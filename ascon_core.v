==> flow/design.v <==
`timescale 1ns / 1ps
module SubstBlock(
    input  wire [4:0] inp,   
    output wire [4:0] opt    
);
wire [4:0] x1, x2, x3;
assign x1 = inp ^ {inp[3], 1'b0, inp[1], 1'b0, inp[4]};
assign x2 = (~x1)&{x1[0], x1[4:1]};
assign x3 = x1 ^ {x2[0], x2[4:1]};
assign opt = x3 ^ {1'b0, x3[2], 1'b1, x3[0], x3[4]};
endmodule
`timescale 1ns / 1ps
module Ascon_core (
input  wire         clk,
input  wire         rstn,
input  wire [127:0] key,        
input  wire [127:0] nonce,      
input  wire [127:0] Din,        
input  wire         dinReq,     
output reg          dinAck,     
input  wire         encrypt,     
input  wire         last_block, 
input  wire         sel_data,   
output reg [ 127:0] Dout,       
output reg          doReq,      
input  wire         doAck,      
input  wire         start,      
output reg          busy,       
output reg          finished    
);
reg [63:0]  S0, S1, S2, S3, S4;
reg [4:0] state, substate, nextstate;
reg [3:0] perms;
reg [5:0] count;
wire [4:0] sub;
SubstBlock Permutor (
.inp ({S4[count], S3[count], S2[count], S1[count], S0[count]}),
.opt (sub)
);
always @(posedge clk or negedge rstn) begin
  if (!rstn) begin
    S0 <= 0;
    S1 <= 0;
    S2 <= 0;
    S3 <= 0;
    S4 <= 0;
    dinAck <= 0;
    doReq <= 0;
    state <= 5'b00000;
  end else
  begin
    if (doReq&&doAck) doReq <= 0;
    finished <= 0;
    dinAck <= 0;
    if (state==5'b00000) begin
      S0 <= 0;
      S1 <= 0;
      S2 <= 0;
      S3 <= 0;
      S4 <= 0;
      busy <= 0;
      if (start) begin
        state <= 5'b00001;
        busy <= 1;
      end
    end else
    if (state==5'b00001) begin
      S0 <= 64'h80800c0800000000;
      S1 <= key[127:64];
      S2 <= key[63:0];
      S3 <= nonce[127:64];
      S4 <= nonce[63:0];
      state <= 5'b00010;
      substate <= 5'b00100;
      nextstate <= 5'b00101;
      perms <= 0;
    end else
    if (state==5'b00010) begin
      if (substate==5'b00100) begin
        S2[7:0] <= S2[7:0] ^ {(~perms), perms};
        substate <= 5'b00110;
        count <= 0;
      end else
      if (substate==5'b00110) begin
        S0[count] <= sub[0];
        S1[count] <= sub[1];
        S2[count] <= sub[2];
        S3[count] <= sub[3];
        S4[count] <= sub[4];
        if (count==63) substate <= 5'b00111;
        else count <= count + 1;
      end else
      if (substate==5'b00111) begin
        S0 <= S0 ^ {S0[18:0], S0[63:19]} ^ {S0[27:0], S0[63:28]}; 
        S1 <= S1 ^ {S1[60:0], S1[63:61]} ^ {S1[38:0], S1[63:39]};
        S2 <= S2 ^ {S2[0]   , S2[63:01]} ^ {S2[05:0], S2[63:06]};
        S3 <= S3 ^ {S3[09:0], S3[63:10]} ^ {S3[16:0], S3[63:17]};
        S4 <= S4 ^ {S4[06:0], S4[63:07]} ^ {S4[40:0], S4[63:41]};
        if (perms == 11) state <= nextstate;
        else begin
          perms <= perms + 1;
          substate <= 5'b00100;
        end
      end
    end else
    if (state==5'b00101) begin
      S3 <= S3 ^ key[ 127:64];
      S4 <= S4 ^ key[63:0];
      state <= 5'b00011;
    end else
    if (state==5'b00011) begin
      if (dinReq&&(!doReq)) begin
        if (encrypt||(!sel_data)) begin   
          S0 <= S0 ^ Din[127:64];
          S1 <= S1 ^ Din[63:0];
          dinAck <= 1;
        end
        if (sel_data) begin
          Dout[127:64] <= S0^ Din[127:64];
          Dout[63:0] <= S1 ^ Din[63:0];
          doReq <= 1;
          dinAck <= 1;
        end
        if ((!encrypt)&&sel_data) begin   
          S0 <= Din[127:64];
          S1 <= Din[63:0];
          dinAck <= 1;
        end
        if (last_block&&sel_data) state <= 5'b01000;  
        else begin 
          state <= 5'b00010;
          perms <= 4;   
          substate <= 5'b00100;
          if ((!sel_data)&&last_block) nextstate <= 5'b01001;  
          else nextstate <= 5'b00011;
        end
      end
    end else
    if (state==5'b01001) begin
      S4 <= S4 ^ 1;
      state <= 5'b00011;
    end else
    if (state==5'b01000) begin
      S3 <= S3 ^ key[127:64];
      S4 <= S4 ^ key[63:0];
      state <= 5'b00010;
      perms <= 0;
      substate <= 5'b00100;
      nextstate <= 5'b01010;
    end else
    if (state==5'b01010) begin
      Dout <= {S3, S4} ^ key;
      doReq <= 1;
      state <= 5'b01011;
    end else
    if (state==5'b01011) begin
      if ((!doReq)&&(!dinReq)) begin
        state <= 5'b00000;
        busy <= 0;
        finished <= 1;
      end
    end
  end
end
endmodule
# Tool chain data of Ascon_core
# Tool output for the design above, in the order of the flow.
# Line numbers count from 1 in the design file above.
# Operators: Yosys type, input widths -> output width; for muxes data width and select width s.
# A cell with -- has no value.
dict set report setup {
  design {Ascon_core}
  clock_port {clk}
  cell_library {sky130hd}
  lib_corner {tt_025C_1v80}
}

# Elaborated design
# Source: Yosys, flattened and elaborated, memories not mapped. Widths are those after wreduce. Registers that Yosys merges into a memory's read port (data or address) are not register bits. Print and check cells do not count. Equal cells are merged and count once.
dict set report word_totals {
  register_bits 477
  out_inout_bits 132
  wordCells 307
}
dict set report op_classes {
  addsub 3
  eq_ne 52
  shift 11
  muxes 143
  bitwise 39
  n_reduce_logical 41
}
# op n
set op_table {}
lappend op_table {{$mux 64} 59}
lappend op_table {{$xor 64x64->64} 14}
lappend op_table {{$shift 1x7->64} 5}
lappend op_table {{$shiftx 64x6->1} 5}
lappend op_table {{$and 64x64->64} 5}
lappend op_table {{$or 64x64->64} 5}
lappend op_table {{$mux 5} 35}
lappend op_table {{$xor 128x128->128} 1}
lappend op_table {{$shift 1x7->64 const A} 1}
lappend op_table {{$not 64->64} 1}
lappend op_table {{$mux 56} 1}
lappend op_table {{$mux 4} 13}
lappend op_table {{$mux 1} 32}
lappend op_table {{$reduce_and 10->1} 3}
lappend op_table {{$ne 2x2->1 const B} 14}
lappend op_table {{$ne 3x3->1 const B} 7}
lappend op_table {{$ne 4x4->1 const B} 5}
lappend op_table {{$eq 5x3->1 const B} 4}
lappend op_table {{$eq 5x4->1 const B} 4}
lappend op_table {{$reduce_bool 9->1} 2}
lappend op_table {{$reduce_bool 4->1} 4}
lappend op_table {{$reduce_and 8->1} 2}
lappend op_table {{$ne 5x5->1 const B} 3}
lappend op_table {{$reduce_bool 5->1} 3}
lappend op_table {{$ne 4x3->1 const B} 3}
lappend op_table {{$reduce_and 6->1} 2}
lappend op_table {{$mux 6} 2}
lappend op_table {{$reduce_and 11->1} 1}
# Other operator kinds: 33; their cells: 53.

# Longest topological paths
# Yosys ltp: most cells in a row. Word level: on the elaborated netlist, between registers, memories and ports. Mapped: between sequential cells and ports; inverters and the memories' decode and read muxes count.
dict set report logic_depth {
  depth_word 13
  ABC_AREA 0
  ltp_mapped 19
  mapped_depth_nobuf 14
}

# Netlist
# Source: synth_stat.txt of the flow (Yosys; design flattened, memories mapped). It holds for the ABC_AREA given above (unset counts as 0); a run with the other value may have another netlist.
# The area totals of this step are shown rounded.
# type n area_total_um2
set types {}
lappend types {sky130_fd_sc_hd__dfrtp_1 326 8.16E+03}
lappend types {sky130_fd_sc_hd__xnor2_1 687 6.02E+03}
lappend types {sky130_fd_sc_hd__edfxtp_1 144 4.32E+03}
lappend types {sky130_fd_sc_hd__a21oi_1 742 3.71E+03}
lappend types {sky130_fd_sc_hd__o21ai_0 563 2.82E+03}
lappend types {sky130_fd_sc_hd__xor2_1 281 2461.11}
lappend types {sky130_fd_sc_hd__clkbuf_1 619 2.32E+03}
lappend types {sky130_fd_sc_hd__nor2_1 591 2.22E+03}
lappend types {sky130_fd_sc_hd__nand2_1 575 2158.32}
lappend types {sky130_fd_sc_hd__mux4_2 78 1.76E+03}
lappend types {sky130_fd_sc_hd__a221oi_1 116 1.02E+03}
lappend types {sky130_fd_sc_hd__o211ai_1 92 690.662}
lappend types {sky130_fd_sc_hd__o31ai_1 67 502.982}
lappend types {sky130_fd_sc_hd__a211oi_1 61 457.939}
lappend types {sky130_fd_sc_hd__nand3_1 90 450.432}
lappend types {sky130_fd_sc_hd__nor3_1 80 400.384}
lappend types {sky130_fd_sc_hd__o22ai_1 61 381.616}
lappend types {sky130_fd_sc_hd__o221ai_1 42 367.853}
# Other cell types: 63; their cells: 559.
dict set report mapped {
  cells 5774
  area_mm2 0.0444
  seq_area_mm2 0.0125
  ff_cells 473
}
# By module: a second synthesis without flattening, with its own total; a netlist apart from the flattened one above.
dict set report hier_totals {
  cells_unflattened 5612
  hier_area_mm2 0.0456
}
# Each row is one instance without its submodules.
# mod n_inst n_cells mod_area_mm2 mod_seq_area_mm2
set modules {}
lappend modules {Ascon_core 1 5594 0.0455 0.0125}
lappend modules {SubstBlock 1 18 0.00014 0}

# Worst setup path after synthesis
# Path of least setup slack by OpenSTA after synthesis, without wires, with an ideal clock, recovery checks aside; 20% of the period is set as input and as output delay. Where synthesis merged equal registers, the netlist keeps one of their names.
dict set report synth_path {
  path_type {in2reg}
  from {input port dinReq}
  to {register Dout[0]}
  clock_period_ps 12600
  input_delay_ps 2520
  setup_time_ps 798
  t_first_pin_ps 2520
  arrival_ps 12167
  required_ps 11802
  slack_ps -365
  delay_ps 10445
  driving_pins 4
  n_path_buf 0
  period_less_setup_slack_ps 12965
}
# "delay_ps" = arrival - input delay + setup time.
# "driving_pins": output pins that drive a net of the path, with the launching flip-flop's if there is one; two outputs of one cell count as two.
# "period_less_setup_slack_ps" is the clock period less the worst setup slack; recovery checks do not enter. This is arithmetic on one report: input and output delays are still those of the set period (20% each).
# Between the ends stands the longest chain of elaborated cells between them, by number of cells; it is not shown to be the way that was timed. Of several equally long chains one is given.
# A line is the first line of the expression or statement that the cell stems from. Yosys adds cells for indexed reads and writes and turns some case tables into memories.
# Only ways into the end's enable, where the timed path ends, are counted here.
dict set report synth_between {
  cell_sequence {sky130_fd_sc_hd__nand2b_1 sky130_fd_sc_hd__nor2_1 sky130_fd_sc_hd__a31oi_1 sky130_fd_sc_hd__nor3b_1}
  elab_chain_cells 3
  cone_cells 3
  lines_between 1
}
# element line_no
set synth_lines {}
lappend synth_lines {{from (decl)} 19} ;# input  wire         dinReq,
lappend synth_lines {{$logic_and 1x1->1} 112} ;# if (dinReq&&(!doReq)) begin
lappend synth_lines {{$ne 2x1->1} --}
lappend synth_lines {{$reduce_and 10->1} --}
lappend synth_lines {{to (assign)} 120} ;# Dout[63:0] <= S1 ^ Din[63:0];
lappend synth_lines {{to (assign)} 152} ;# Dout <= {S3, S4} ^ key;
lappend synth_lines {{to (decl)} 24} ;# output reg [ 127:0] Dout,

# Path in the finished layout
# From the final timing report of run A: the path of least setup slack in the routed layout; clock arrival at registers is part of the times.
# The report prints the path's times to 10 ps; the period is as set.
dict set report layout_path {
  path_type {reg2reg}
  from {register count[1]}
  to {register S2[6]}
  clock_period_ps 8320
  setup_time_ps 100
  t_first_pin_ps 720
  arrival_ps 6450
  required_ps 8940
  slack_ps 2490
  driving_pins 16
  n_path_buf 2
}
# Between the ends stands the longest chain of elaborated cells between them, by number of cells; it is not shown to be the way that was timed. Of several equally long chains one is given.
# A register here has more assigning lines than the two given.
dict set report layout_between {
  cell_sequence {sky130_fd_sc_hd__edfxtp_1 sky130_fd_sc_hd__buf_4 sky130_fd_sc_hd__buf_4 sky130_fd_sc_hd__mux4_2 sky130_fd_sc_hd__or2_2 sky130_fd_sc_hd__a221oi_1 sky130_fd_sc_hd__o32a_1 sky130_fd_sc_hd__ha_1 sky130_fd_sc_hd__xor2_1 sky130_fd_sc_hd__nand2_1 sky130_fd_sc_hd__nor2_1 sky130_fd_sc_hd__a22o_1 sky130_fd_sc_hd__a211oi_1 sky130_fd_sc_hd__a21oi_1 sky130_fd_sc_hd__nor2_1 sky130_fd_sc_hd__o31ai_1}
  elab_chain_cells 13
  cone_cells 20
}
# element line_no
set layout_lines {}
lappend layout_lines {{from (decl)} 34} ;# reg [5:0] count;
lappend layout_lines {{from (assign)} 82} ;# count <= 0;
lappend layout_lines {{from (assign)} 91} ;# else count <= count + 1;
lappend layout_lines {{$shiftx 64x6->1} 37} ;# .inp ({S4[count], S3[count], S2[count], S1[count], S0[count]}),
lappend layout_lines {{$xor 5x5->5} 7} ;# assign x1 = inp ^ {inp[3], 1'b0, inp[1], 1'b0, inp[4]};
lappend layout_lines {{$not 5->5} 8} ;# assign x2 = (~x1)&{x1[0], x1[4:1]};
lappend layout_lines {{$and 5x5->5} 8}
lappend layout_lines {{$xor 5x5->5} 9} ;# assign x3 = x1 ^ {x2[0], x2[4:1]};
lappend layout_lines {{$xor 5x4->5} 10} ;# assign opt = x3 ^ {1'b0, x3[2], 1'b1, x3[0], x3[4]};
lappend layout_lines {{$shift 1x7->64} 87} ;# S2[count] <= sub[2];
lappend layout_lines {{$or 64x64->64} 87}
lappend layout_lines {{$mux 64} 84} ;# if (substate==5'b00110) begin
lappend layout_lines {{$mux 8} 79} ;# if (substate==5'b00100) begin
lappend layout_lines {{$mux 64} 78} ;# if (state==5'b00010) begin
lappend layout_lines {{$mux 64} 67} ;# if (state==5'b00001) begin
lappend layout_lines {{$mux 64} 55} ;# if (state==5'b00000) begin
lappend layout_lines {{to (assign)} 70} ;# S2 <= key[63:0];
lappend layout_lines {{to (assign)} 80} ;# S2[7:0] <= S2[7:0] ^ {(~perms), perms};
lappend layout_lines {{to (decl)} 31} ;# reg [63:0]  S0, S1, S2, S3, S4;

Add stored flow runs of Ascon_core

Settings and measured results of 2 stored flow runs for module Ascon_core (sky130hd), not sorted in any way. The constraints put input and output delay at 20% of the set period each and load the outputs with 0.01 pF.
"period_reached_ps" means the clock period less the worst setup slack. The figure is calculated, with input and output delays left at 20% of the set period.
"totalPower_uw" is the tool's figure for a default switching activity; nothing was simulated.
Values from the reports are rounded here.

[flow] run A: files
==> flow/run.sh <==
#!/bin/bash
# the make line also repeats the synthesis and layout settings of config.mk as NAME=value (left out here)
make -C /OpenROAD-flow-scripts/flow DESIGN_CONFIG=/design/flow/config.mk WORK_HOME=/design/flow/orfs CLKGATE_MAP_FILE= finish
==> flow/config.mk <==
export PLATFORM = sky130hd
export DESIGN_NAME = Ascon_core
export DESIGN_NICKNAME = Ascon_core
export VERILOG_FILES = /design/flow/design.v
export SDC_FILE = /design/flow/constraint.sdc
export NUM_CORES = 4
export LEC_CHECK = 0
export CAP_MARGIN = 20
export CORE_MARGIN = 2
export CORE_UTILIZATION = 36
export GPL_ROUTABILITY_DRIVEN = 0
export HOLD_SLACK_MARGIN = 0.14
export SETUP_SLACK_MARGIN = 1.26
export SLEW_MARGIN = 20
==> flow/constraint.sdc <==
create_clock -name core_clock -period 8.32 [get_ports {clk}]
set_input_delay 1.6640 -clock core_clock [delete_from_list [all_inputs] [get_ports {clk}]]
set_output_delay 1.6640 -clock core_clock [all_outputs]
set_load 0.01 [all_outputs]

[flow] run A: metrics
[metrics] yosys_chip_area_mm2 = 0.0444
[metrics] die_mm2 = 0.126
[metrics] final_stdcell_area_mm2 = 0.052
[metrics] final_setup_ws_ps = 2490
[metrics] tns_ps = 0
[metrics] totalPower_uw = 6020
[metrics] period_reached_ps = 5830

[flow] run B: files
==> flow/run.sh <==
#!/bin/bash
# the make line also repeats the synthesis and layout settings of config.mk as NAME=value (left out here)
make -C /OpenROAD-flow-scripts/flow DESIGN_CONFIG=/design/flow/config.mk WORK_HOME=/design/flow/orfs CLKGATE_MAP_FILE= finish
==> flow/config.mk <==
export PLATFORM = sky130hd
export DESIGN_NAME = Ascon_core
export DESIGN_NICKNAME = Ascon_core
export VERILOG_FILES = /design/flow/design.v
export SDC_FILE = /design/flow/constraint.sdc
export NUM_CORES = 4
export LEC_CHECK = 0
export CAP_MARGIN = 20
export CELL_PAD_IN_SITES_DETAIL_PLACEMENT = 0
export CELL_PAD_IN_SITES_GLOBAL_PLACEMENT = 3
export CORE_MARGIN = 9
export CORE_UTILIZATION = 48
export CTS_CLUSTER_DIAMETER = 92
export CTS_CLUSTER_SIZE = 39
export MAX_ROUTING_LAYER = met4
export PLACE_DENSITY_LB_ADDON = 0.13
export SETUP_SLACK_MARGIN = -0.71
export SLEW_MARGIN = 20
export TNS_END_PERCENT = 45
==> flow/constraint.sdc <==
create_clock -name core_clock -period 10.9 [get_ports {clk}]
set_input_delay 2.1800 -clock core_clock [delete_from_list [all_inputs] [get_ports {clk}]]
set_output_delay 2.1800 -clock core_clock [all_outputs]
set_load 0.01 [all_outputs]

[flow] run B: did not finish, placement stopped with FLW-0024
